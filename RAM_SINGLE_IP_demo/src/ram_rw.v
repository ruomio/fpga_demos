==> flow/design.v <==
module ram_rw(
    input sys_clk,
    input sys_rst,
    input [7:0] ram_rd_data,
    output reg ram_en,
    output ram_we,
    output reg [4:0] addr,
    output reg [7:0] ram_wr_data
);
    reg [5:0] cnt;       
    always @(posedge sys_clk or negedge sys_rst) begin
        if(!sys_rst)
            ram_en <= 1'b0;
        else
            ram_en <= 1'b1;
    end
    always @(posedge sys_clk or negedge sys_rst) begin
        if(!sys_rst)
            cnt <= 1'b0;
        else if(!ram_en || cnt == 6'd63)
            cnt <= 1'b0;
        else
            cnt <= cnt + 1'b1;
    end
    assign ram_we = (ram_en && cnt < 32) ? 1'b1 : 1'b0;
    always @(posedge sys_clk or negedge sys_rst) begin
        if(!sys_rst)
            addr <= 1'b0;
        else if(ram_en && cnt < 6'd31)
            addr <= addr + 1'b1;
        else
            addr <= 1'b0;
    end
    always @(posedge sys_clk or negedge sys_rst) begin
        if(!sys_rst)
            ram_wr_data <= 1'b0;
        else if(ram_we && ram_wr_data < 6'd31)
            ram_wr_data <= ram_wr_data + 1'b1;
        else
            ram_wr_data <= 1'b0;
    end
endmodule
=== Reports on ram_rw ===
The steps from the RTL of ram_rw to its reports follow in flow order.
Line numbers count from 1 in the design file above.
Cell names lack the library's common part.
Not given: --

* Design top: ram_rw
* Clock input: sys_clk
* Cell library: sky130hd
* Timing corner: tt_025C_1v80

=== Word level ===
Yosys after proc, flatten, opt, wreduce and memory -nomap, before mapping. Enables and synchronous resets that opt folds into registers are not counted as muxes. Memory bits, and registers merged into a memory's read port (data or address), are not among the register bits. Print and check cells are not counted. Equal cells are merged and count once.

* ROM bits: 0
* Word-level cells: 20
* Memories: 0
* Bits in latches: 0
* Register bits: 20
* Memory bits (writable): 0
* Input port bits: 10
* Clocked read ports x word width: 0

* Divide/modulo/power cells: 0
* Equal/unequal tests: 1
* Muxes and demuxes: 4
* $add $sub $neg: 3
* Reductions and logical operators: 5
* $mul: 0
* $lt $le $gt $ge: 3
* Shifts and indexed selects: 0
* Bitwise gates (word level): 0

{| class="wikitable"
|+ Operators with widths
! operator !! count
|-
| adder 8 x 1 -> 8 bit with constant B || 1
|-
| less-than comparator 8 x 5 -> 1 bit with constant B || 1
|-
| two-way mux 8 bit || 1
|-
| adder 6 x 1 -> 6 bit with constant B || 1
|-
| less-than comparator 6 x 5 -> 1 bit with constant B || 1
|-
| less-than comparator 6 bit with constant B || 1
|-
| == test 6 bit with constant B || 1
|-
| two-way mux 6 bit || 1
|-
| adder 5 x 1 -> 5 bit with constant B || 1
|-
| two-way mux 5 bit || 1
|-
| logical AND 1 bit || 3
|-
| logical OR 1 bit || 1
|-
| logical NOT 1 bit || 1
|-
| two-way mux 1 bit || 1
|}

=== Depth ===
Yosys ltp: most cells in a row. Word level: on the elaborated netlist, between registers, memories and ports. Mapped: between sequential cells and ports; inverters and the memories' decode and read muxes count.

* Depth after elaboration: 5
* ABC_AREA: 0
* Gate-level depth with buffers: 4

=== Synthesis result ===
The flow's flattened synthesis, as Yosys stat reports it; memories are mapped. The netlist is that of the ABC_AREA named above (0 if unset); the other value can give another one.

* Mapped flip-flops: 20
* Sequential part of the area: 500.5 sq um
* Mapped cells: 74
* Chip area (Yosys): 829.5 sq um

{| class="wikitable"
|+ Cells by type
! cell !! count
|-
| dfrtp_1 || 20
|-
| xor2_1 || 5
|-
| ha_1 || 3
|-
| nor2_1 || 10
|-
| nand3_1 || 7
|-
| and3_1 || 3
|-
| xnor2_1 || 2
|-
| inv_1 || 4
|-
| a31oi_1 || 2
|-
| and2_1 || 2
|-
| a21oi_1 || 2
|-
| a32o_1 || 1
|-
| nor3_2 || 1
|-
| o21ai_0 || 2
|-
| a31o_2 || 1
|-
| a21boi_1 || 1
|-
| and2b_1 || 1
|-
| conb_1 || 2
|}

Not listed: further types 4, cells in them 5.

=== Path before layout ===
OpenSTA on the mapped netlist: ideal clock, no wires. The path of least setup slack (recovery checks aside). Input and output delay are each 20% of the period. Register names are those of the netlist, which keeps one name where synthesis merged equal registers.

* Path type: reg2reg
* Start point: register ram_wr_data[0]
* End point: register ram_wr_data[5]
* Arrival: 1.089 ns
* Path buffers: 0
* Clock period: 2.47 ns
* Library setup time: 0.131 ns
* Stages on the path: 5
* Slack: 1.250 ns
* Path delay: 1.220 ns
* Synthesis period reached: 1.22 ns

"path delay" = arrival - input delay + setup time.
"stages on the path" counts driving pins, that of a launching flip-flop among them; a cell with two outputs on the path counts twice.
"synthesis period reached" = period - worst setup slack (recovery checks aside). The figure is calculated, with input and output delays left at 20% of the set period.
The rows between start and end are the longest chain of elaborated cells between them; the timing report does not say that the signal goes this way. Where chains are equally long, one stands for them.
A line is the first line of the expression or statement that the cell stems from. Yosys adds cells for indexed reads and writes and turns some case tables into memories.
A register here has more assigning lines than the two given.

* Cell sequence: dfrtp_1 ha_1 nand3_1 o211ai_1 nor2_1
* Cells in the longest elaborated chain: 3

{| class="wikitable"
|+ Ends and longest elaborated chain, post-synthesis
! element !! line !! source
|-
| start, declared || 8 || <nowiki>output reg [7:0] ram_wr_data</nowiki>
|-
| start, assigned || 36 || <nowiki>ram_wr_data <= 1'b0;</nowiki>
|-
| start, assigned || 38 || <nowiki>ram_wr_data <= ram_wr_data + 1'b1;</nowiki>
|-
| less-than comparator 8 x 5 -> 1 bit || 37 || <nowiki>else if(ram_we && ram_wr_data < 6'd31)</nowiki>
|-
| logical AND 1 bit || 37 ||
|-
| two-way mux 8 bit || 37 ||
|-
| end, assigned || 36 ||
|-
| end, assigned || 38 ||
|-
| end, declared || 8 ||
|}

=== Worst path after layout ===
From the final timing report of run 1: the path of least setup slack in the routed layout; clock arrival at registers is part of the times.

* Path type: reg2out
* Start point: register cnt[5]
* End point: output ram_we
* Path buffers: 1
* Clock period: 2.02 ns
* Slack: 0.09 ns
* Arrival: 1.53 ns
* Stages on the path: 3

The rows between start and end are the longest chain of elaborated cells between them; the timing report does not say that the signal goes this way. Where chains are equally long, one stands for them.
A register here has more assigning lines than the two given.

* Cell sequence: dfrtp_1 and2b_2 clkdlybuf4s50_1
* Cells in the longest elaborated chain: 3

{| class="wikitable"
|+ Ends and longest elaborated chain, post-layout
! element !! line !! source
|-
| start, declared || 10 || <nowiki>reg [5:0] cnt;</nowiki>
|-
| start, assigned || 19 || <nowiki>cnt <= 1'b0;</nowiki>
|-
| start, assigned || 23 || <nowiki>cnt <= cnt + 1'b1;</nowiki>
|-
| less-than comparator 6 bit || 25 || <nowiki>assign ram_we = (ram_en && cnt < 32) ? 1'b1 : 1'b0;</nowiki>
|-
| logical AND 1 bit || 25 ||
|-
| two-way mux 1 bit || 25 ||
|-
| end, declared || 6 || <nowiki>output ram_we,</nowiki>
|}

Top module ram_rw; platform sky130hd; tools Yosys and OpenROAD; 2 stored runs in no particular order. Input and output delays are each 20% of the period that was set; the output load is 0.01 pF.
By "achieved clock period" is meant the clock period of the run minus its worst setup slack. This is arithmetic on one report: input and output delays are still those of the set period (20% each).
"worst setup path time": the worst setup path's part of the clock period (all of it between registers, 20% less for each end at a port) less its slack. A launch clock that arrives late makes it longer, a capture clock that arrives late makes it shorter.
"power" is the tool's figure for a default switching activity; nothing was simulated.

Run 1
==> flow/run.sh <==
#!/bin/bash
# the make line also repeats the synthesis and layout settings of config.mk as NAME=value (left out here)
make -C /OpenROAD-flow-scripts/flow DESIGN_CONFIG=/design/flow/config.mk WORK_HOME=/design/flow/orfs CLKGATE_MAP_FILE= finish
==> flow/config.mk <==
export PLATFORM = sky130hd
export DESIGN_NAME = ram_rw
export DESIGN_NICKNAME = ram_rw
export VERILOG_FILES = /design/flow/design.v
export SDC_FILE = /design/flow/constraint.sdc
export NUM_CORES = 4
export LEC_CHECK = 0
export CAP_MARGIN = 15
export CELL_PAD_IN_SITES_GLOBAL_PLACEMENT = 0
export CORE_MARGIN = 2
export CORE_UTILIZATION = 29
export MIN_ROUTING_LAYER = met2
export PLACE_DENSITY_LB_ADDON = 0.1
export SLEW_MARGIN = 30
==> flow/constraint.sdc <==
create_clock -name core_clock -period 2.02 [get_ports {sys_clk}]
set_input_delay 0.4040 -clock core_clock [delete_from_list [all_inputs] [get_ports {sys_clk}]]
set_output_delay 0.4040 -clock core_clock [all_outputs]
set_load 0.01 [all_outputs]

==> results of run 1 <==
chip area after synthesis (Yosys): 829.5 sq um
die area: 3304.5 sq um
standard-cell area of the final layout: 1063.5 sq um
utilization: 38.9%
worst setup slack after layout: 0.086 ns
total negative slack: 0.000 ns
power: 0.6729 mW
achieved clock period: 1.934 ns
worst setup path time: 1.53 ns
worst setup path kind: reg2out

Run 2
==> flow/run.sh <==
#!/bin/bash
# the make line also repeats the synthesis and layout settings of config.mk as NAME=value (left out here)
make -C /OpenROAD-flow-scripts/flow DESIGN_CONFIG=/design/flow/config.mk WORK_HOME=/design/flow/orfs CLKGATE_MAP_FILE= finish
==> flow/config.mk <==
export PLATFORM = sky130hd
export DESIGN_NAME = ram_rw
export DESIGN_NICKNAME = ram_rw
export VERILOG_FILES = /design/flow/design.v
export SDC_FILE = /design/flow/constraint.sdc
export NUM_CORES = 4
export LEC_CHECK = 0
export CAP_MARGIN = 10
export CELL_PAD_IN_SITES_GLOBAL_PLACEMENT = 2
export CORE_MARGIN = 2
export CORE_UTILIZATION = 32
export CTS_CLUSTER_DIAMETER = 69
export CTS_CLUSTER_SIZE = 24
export GPL_ROUTABILITY_DRIVEN = 1
export MAX_ROUTING_LAYER = met4
export PLACE_DENSITY_LB_ADDON = 0.23
export SETUP_SLACK_MARGIN = 0.22
export SLEW_MARGIN = 20
==> flow/constraint.sdc <==
create_clock -name core_clock -period 0.798 [get_ports {sys_clk}]
set_input_delay 0.1596 -clock core_clock [delete_from_list [all_inputs] [get_ports {sys_clk}]]
set_output_delay 0.1596 -clock core_clock [all_outputs]
set_load 0.01 [all_outputs]

==> results of run 2 <==
chip area after synthesis (Yosys): 829.5 sq um
die area: 3015.7 sq um
standard-cell area of the final layout: 1487.7 sq um
utilization: 60.1%
worst setup slack after layout: -0.449 ns
total negative slack: -9.592 ns
power: 1.990 mW
achieved clock period: 1.247 ns
worst setup path time: 1.09 ns
worst setup path kind: reg2out
