==> flow/design.v <==
module single_ram_ip #(
        parameter ADDR_WIDTH = 5,
        parameter DATA_WIDTH = 8,
        parameter MEM_WIDTH = 32  
    )
(
    input   clk,
    input   ram_en,                  
    input   ram_we,                  
    input   [ADDR_WIDTH-1:0] addr,   
    input   [DATA_WIDTH-1:0] din,    
    output  [DATA_WIDTH-1:0] dout    
);
    reg [DATA_WIDTH-1:0] mem [MEM_WIDTH-1:0];
    reg [DATA_WIDTH-1:0] dout_reg;
    reg [ADDR_WIDTH-1:0] i = 5'b0;
    always @(posedge clk) begin
        if(ram_en && ram_we) begin           
            mem[addr] <= din;
        end
        else if(ram_en && !ram_we) begin     
            dout_reg <= mem[i];
            if(i<31)
                i <= i + 1'b1;
            else
                i <= 1'b0;
        end
    end
    assign dout = dout_reg;
endmodule
# From RTL to reports: single_ram_ip
# The steps from the RTL of single_ram_ip to its reports follow in flow order.
# Lines are those of the file above, counted from 1.
# Operators carry their Yosys type and port widths (W data, S select, Z words).
# Cell names lack the library's common part.
# Not given: -
# design
top_module	single_ram_ip
clk_port	clk
cell_library	sky130hd
pvt_corner	tt_025C_1v80

# Elaborated design
# Counts by Yosys on the flattened word-level netlist (proc, flatten, opt, wreduce; memories kept). Register bits leave out memories and registers merged into their read ports (data or address); mux counts leave out enables and synchronous resets folded into registers. Print and check cells are left out. Cells with the same type and inputs are merged into one.
# Memory sizes are those after Yosys's memory passes, which may raise the word count (mostly to a power of two), join words into wider ones and drop unused or constant bits.
# bits
reg_bits	5
inputBits	16
clocked_rd_ports_x_width	8
latchBits	0
ram_bits	256
elab_cells	12
n_memories	1
rom_bits	0
# memory_table
memory	size	width	rd	write_ports	line_no	rtl
mem	32	8	1	1	14	reg [DATA_WIDTH-1:0] mem [MEM_WIDTH-1:0];
# classes
eq_ne	0
n_shift	0
n_addsub	1
bitwise	1
n_mul	0
reduce_and_logical	4
div_mod_pow	0
cmp	1
n_mux	3
# op_table
op	n
$mux W8	1
$add A5 B1 Y5 const B	1
$lt A5 B5 Y1 const B	1
$mux W5	1
$logic_and A1 B1 Y1	2
$reduce_and A2 Y1	1
$not A1 Y1	1
$logic_not A1 Y1	1
$mux W1	1

# Depth
# Depth = most cells in a row (Yosys ltp): at word level without a register or memory, in the mapped netlist without a sequential cell, where the memories' decode and read muxes count.
# depth
ltp_word	3
ABC_AREA	0
ltp_mapped	8
mapped_depth_nobuf	4

# Mapped cells and area
# Yosys stat after the flow's synthesis: flattened, memories mapped to cells. It holds for the ABC_AREA given above (unset counts as 0); a run with the other value may have another netlist.
# mapped
n_buf	27
ff_cells	269
cell_count	507
sequential_area_um2	8077.7
yosys_area_um2	10488.8
# types
type	n	area_total_um2
edfxtp_1	269	8.08E+03
mux4_2	43	968.429
mux2i_1	33	330.317
nor2_1	36	135.13
a2111oi_2	7	105.101
mux4_1	4	105.101
a21oi_1	16	80.077
o221ai_1	8	70.067
a22oi_1	9	67.565
a22o_1	7	61.309
buf_6	5	56.304
o22ai_1	7	43.792
buf_2	8	40.038
nand3_1	7	35.034
buf_4	4	30.029
nand3b_1	4	30.029
clkbuf_1	7	26.275
nor2b_1	4	25.024
# Not listed: further types 21, cells in them 29.

# Path before layout
# Path of least setup slack by OpenSTA after synthesis, without wires, with an ideal clock, recovery checks aside; 20% of the period is set as input and as output delay. Where synthesis merged equal registers, the netlist keeps one of their names.
# synth_path
path_type	reg2reg
start	register i[0]
end	register dout_reg[0]
t_first_pin_ps	0
delay_ps	1923
arrival_time_ps	1656
clock_period_ps	2260
setup_ps	267
path_stages	6
required_ps	1993
setup_slack_ps	337
n_path_buf	1
synth_period_reached_ps	1923
# "delay_ps" is the arrival time less input delay plus setup time.
# "path_stages": output pins that drive a net of the path, with the launching flip-flop's if there is one; two outputs of one cell count as two.
# "synth_period_reached_ps" = period - worst setup slack (recovery checks aside). The figure is calculated, with input and output delays left at 20% of the set period.
# synth_via
cell_sequence	edfxtp_1 -> buf_6 -> mux4_2 -> a22o_1 -> a2111oi_2 -> a21oi_1
# synth_rtl
item	line_no	rtl
from (decl)	16	reg [ADDR_WIDTH-1:0] i = 5'b0;
from (assign)	24	i <= i + 1'b1;
from (assign)	26	i <= 1'b0;
to (decl)	15	reg [DATA_WIDTH-1:0] dout_reg;
# Chain of elaborated cells between the ends: none given.

# Path in the finished layout
# Path of least setup slack in the final report of job 1 (OpenROAD, finished layout, wires in). Where an end is a register, its clock arrival counts in the times.
# The report prints the path's times to 10 ps; the period is as set.
# layout_path
path_type	reg2reg
start	register i[0]
end	register dout_reg[5]
required_ps	1340
clock_period_ps	1100
path_stages	8
setup_slack_ps	-1180
setup_ps	260
n_path_buf	3
t_first_pin_ps	510
arrival_time_ps	2530
# layout_via
cell_sequence	edfxtp_1 -> buf_6 -> buf_12 -> buf_12 -> mux4_2 -> a22o_1 -> a2111oi_4 -> a21oi_1
# layout_rtl
item	line_no	rtl
from (decl)	16	reg [ADDR_WIDTH-1:0] i = 5'b0;
from (assign)	24	i <= i + 1'b1;
from (assign)	26	i <= 1'b0;
to (decl)	15	reg [DATA_WIDTH-1:0] dout_reg;
# Chain of elaborated cells between the ends: none given.

# Measured results for single_ram_ip: 2 stored runs of the Yosys and OpenROAD flow on sky130hd. The settings differ; the order carries no meaning. The constraints put input and output delay at 20% of the set period each and load the outputs with 0.01 pF.
# "achievedPeriod_ps": clock period set for the run, less the worst setup slack. It is reckoned from that one timing run; input and output delays stay at 20% of the period that was set.
# "worst_path_ps": the worst setup path's part of the clock period (all of it between registers, 20% less for each end at a port) less its slack. A launch clock that arrives late makes it longer, a capture clock that arrives late makes it shorter.
# "final_power_mw": no workload was simulated; the value follows from the tool's default switching activity.
# "worst_path_ps" is given in steps of 10 ps.
# Settings: . = not set for that run.
name,job 1,job 2
period_ns,1.1,1.74
CORE_UTILIZATION,65,53
SETUP_SLACK_MARGIN,0.23,-0.17
PLACE_DENSITY,0.53,0.7
CELL_PAD_IN_SITES_GLOBAL_PLACEMENT,0,2
TNS_END_PERCENT,65,.
CTS_CLUSTER_DIAMETER,268,275
MIN_ROUTING_LAYER,met1,met1
MAX_ROUTING_LAYER,met5,met4
CAP_MARGIN,20,20
CORE_MARGIN,2,2
SLEW_MARGIN,20,20
HOLD_SLACK_MARGIN,.,0.13
ABC_AREA,.,0
GPL_TIMING_DRIVEN,.,1
GPL_ROUTABILITY_DRIVEN,.,0
CTS_CLUSTER_SIZE,.,80
die_footprint_um2,17168.9,20930.9
fin_hold_ws_ps,219,462
tns_setup_ps,-12422,-3137
timing.setup.ws_ps,-1182,-399
final_cell_area_um2,13481.7,12151.7
yosys_chip_area_um2,10488.8,10488.8
achievedPeriod_ps,2282,2139
final_util_frac,0.852,0.624
final_power_mw,21.163,10.455
worst_path_ps,2280,2140
path_kind,reg2reg,reg2reg
